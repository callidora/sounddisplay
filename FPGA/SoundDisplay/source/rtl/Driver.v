==> flow/design.v <==
`timescale 1ns/1ns
module Driver
#(
	parameter H_SYNC = 112	, 		 
	parameter H_BACK = 248	, 		 
	parameter H_DISP = 1280	, 		 
	parameter H_FRONT = 48	, 		 
	parameter H_TOTAL = 1688, 		 
	parameter V_SYNC = 3	, 		 
	parameter V_BACK = 38	, 		 
	parameter V_DISP = 1024	, 		 
	parameter V_FRONT = 1	, 		 
	parameter V_TOTAL = 1066  		 
)
(
	input  wire			clk,			 
	input  wire			rst_n,     		 
	input  wire	[23:0]	lcd_data,		 
	output wire			lcd_dclk,   	 
	output wire			lcd_hs,	    	 
	output wire			lcd_vs,	    	 
	output wire			lcd_en,			 
	output wire	[23:0]	lcd_rgb,		 
	output wire	[11:0]	lcd_xpos,		 
	output wire	[11:0]	lcd_ypos		 
);	
localparam	H_AHEAD = 	12'd1;
reg [11:0] hcnt; 
reg [11:0] vcnt;
wire lcd_request;
always @ (posedge clk or negedge rst_n)
begin
	if (!rst_n)
		hcnt <= 12'd0;
	else
	begin
        if(hcnt < H_TOTAL - 1'b1)		 
            hcnt <= hcnt + 1'b1;
        else
            hcnt <= 12'd0;
	end
end 
assign	lcd_hs = (hcnt <= H_SYNC - 1'b1) ? 1'b0 : 1'b1;  
always@(posedge clk or negedge rst_n)
begin
	if (!rst_n)
		vcnt <= 12'b0;
	else if(hcnt == H_TOTAL - 1'b1)	 
		begin
		if(vcnt == V_TOTAL - 1'b1)		 
			vcnt <= 12'd0;
		else
			vcnt <= vcnt + 1'b1;
		end
end
assign	lcd_vs = (vcnt <= V_SYNC - 1'b1) ? 1'b0 : 1'b1;  
assign	lcd_dclk = ~clk;
assign	lcd_en		=	(hcnt >= H_SYNC + H_BACK  && hcnt < H_SYNC + H_BACK + H_DISP) &&
						(vcnt >= V_SYNC + V_BACK  && vcnt < V_SYNC + V_BACK + V_DISP) 
						? 1'b1 : 1'b0;                    
assign	lcd_rgb 	= 	lcd_en ? lcd_data : 24'h000000;	
assign	lcd_request	=	(hcnt >= H_SYNC + H_BACK - H_AHEAD && hcnt < H_SYNC + H_BACK + H_DISP - H_AHEAD) &&
						(vcnt >= V_SYNC + V_BACK && vcnt < V_SYNC + V_BACK + V_DISP) 
						? 1'b1 : 1'b0;
assign	lcd_xpos	= 	lcd_request ? (hcnt - (H_SYNC + H_BACK - H_AHEAD)) : 12'd0;
assign	lcd_ypos	= 	lcd_request ? (vcnt - (V_SYNC + V_BACK)) : 12'd0;
endmodule
# Reports on Driver
# The steps from the RTL of Driver to its reports follow in flow order.
# Line numbers count from 1 in the design file above.
# Not given: -
[design]
top_module = "Driver"
clock_port = "clk"
library = "sky130hd"
lib_corner = "tt_025C_1v80"

# Word level
# Yosys after proc, flatten, opt, wreduce and memory -nomap, before mapping. Enables and synchronous resets that opt folds into registers are not counted as muxes. Memory bits, and registers merged into a memory's read port (data or address), are not among the register bits. Print and check cells are not counted. Equal cells are merged and count once.
[bits]
ff_bits = 24
[op_classes]
n_addsub = 4
n_cmp = 9
eq_ne = 2
mux = 9
bitwise = 1
n_reduce_logical = 5
[op_table]
columns = ["cell", "n"]
rows = [
  ["12-bit by 11-bit < comparator with 1-bit output with constant B", 4],
  ["12-bit two-way mux", 4],
  ["12-bit by 1-bit adder with 12-bit output with constant B", 2],
  ["12-bit by 11-bit equality test with 1-bit output with constant B", 2],
  ["12-bit by 9-bit >= comparator with 1-bit output with constant B", 2],
  ["24-bit two-way mux", 1],
  ["12-bit by 2-bit <= comparator with 1-bit output with constant B", 1],
  ["12-bit by 6-bit subtractor with 12-bit output with constant B", 1],
  ["12-bit by 6-bit >= comparator with 1-bit output with constant B", 1],
  ["12-bit by 7-bit <= comparator with 1-bit output with constant B", 1],
  ["12-bit by 9-bit subtractor with 12-bit output with constant B", 1],
  ["1-bit logical AND", 5],
  ["1-bit two-way mux", 4],
  ["1-bit NOT", 1],
]

# Logic depth
# Longest topological path by Yosys (ltp), each cell counted once; first at word level (registers and memories cut), then after technology mapping (sequential cells cut; the memories' decode and read muxes count).
[depth]
word_depth = 5
abc_area = 0
mapped_depth = 9
depth_no_buf = 7

# After synthesis
# Source: synth_stat.txt of the flow (Yosys; design flattened, memories mapped). It holds for the ABC_AREA given above (unset counts as 0); a run with the other value may have another netlist.
[by_type]
columns = ["type", "n", "area_total_um2"]
rows = [
  ["sky130_fd_sc_hd__dfrtp_1", 24, 600.576],
  ["sky130_fd_sc_hd__nor2_1", 48, 180.173],
  ["sky130_fd_sc_hd__and2_1", 26, 162.656],
  ["sky130_fd_sc_hd__xor2_1", 14, 122.618],
  ["sky130_fd_sc_hd__xnor2_1", 10, 87.584],
  ["sky130_fd_sc_hd__ha_1", 6, 75.072],
  ["sky130_fd_sc_hd__o21ai_0", 14, 70.067],
  ["sky130_fd_sc_hd__nand2_1", 18, 67.565],
  ["sky130_fd_sc_hd__and3_1", 9, 56.304],
  ["sky130_fd_sc_hd__clkbuf_1", 15, 56.304],
  ["sky130_fd_sc_hd__nor3_1", 11, 55.053],
  ["sky130_fd_sc_hd__buf_6", 3, 33.782],
  ["sky130_fd_sc_hd__inv_1", 9, 33.782],
  ["sky130_fd_sc_hd__o31ai_1", 4, 30.029],
  ["sky130_fd_sc_hd__a31oi_1", 4, 25.024],
  ["sky130_fd_sc_hd__nand3_1", 5, 25.024],
  ["sky130_fd_sc_hd__nor4_1", 4, 25.024],
  ["sky130_fd_sc_hd__nor4_4", 1, 21.27],
]
# Not listed: further types 29, cells in them 42.
[synth_totals]
cell_count = 267
area_um2 = 2045.7
seq_area_um2 = 600.6
flip_flops = 24
buffers = 21

# Module Driver, platform sky130hd: 2 stored runs of the flow (Yosys, OpenROAD) with differing settings, in no particular order. Input and output delays are each 20% of the period that was set; the output load is 0.01 pF.
# By "worstPathTime_ns" is meant the share of the clock period that the worst setup path is allowed (20% is reserved at inputs, 20% at outputs), minus its slack. Clock arrival times at its registers enter into it.
# By "design_power_w" is meant OpenSTA's value without simulated activity: inputs other than the clock are taken to toggle once in ten clock periods, and the tool carries that through the logic.

[[run]]
name = "flow run 1"
[run.settings]
period_ns = 2.2
CAP_MARGIN = 20
CORE_MARGIN = 2
CORE_UTILIZATION = 40
SLEW_MARGIN = 20
[run.results]
design_power_w = 0.001242
design.die.area_um2 = 5702.5
layout_stdcell_area_um2 = 3751.1
tns_setup_ns = -20.806
setup_ws_ns = -0.496
synth_chip_area_um2 = 2045.7
worstPathTime_ns = 2.26
critical_path_kind = "register to output"

[[run]]
name = "flow run 2"
[run.settings]
period_ns = 4.09
CORE_UTILIZATION = 28
SETUP_SLACK_MARGIN = 0.9
PLACE_DENSITY_LB_ADDON = 0.22
HOLD_SLACK_MARGIN = 0.12
ABC_AREA = 1
CTS_CLUSTER_SIZE = 31
SLEW_MARGIN = 15
MIN_ROUTING_LAYER = "met2"
CAP_MARGIN = 20
CORE_MARGIN = 2
[run.results]
design.die.area_um2 = 10296.2
layout_stdcell_area_um2 = 3941.3
synth_chip_area_um2 = 2660.1
tns_setup_ns = 0.000
design_power_w = 0.0007266
setup_ws_ns = 0.852
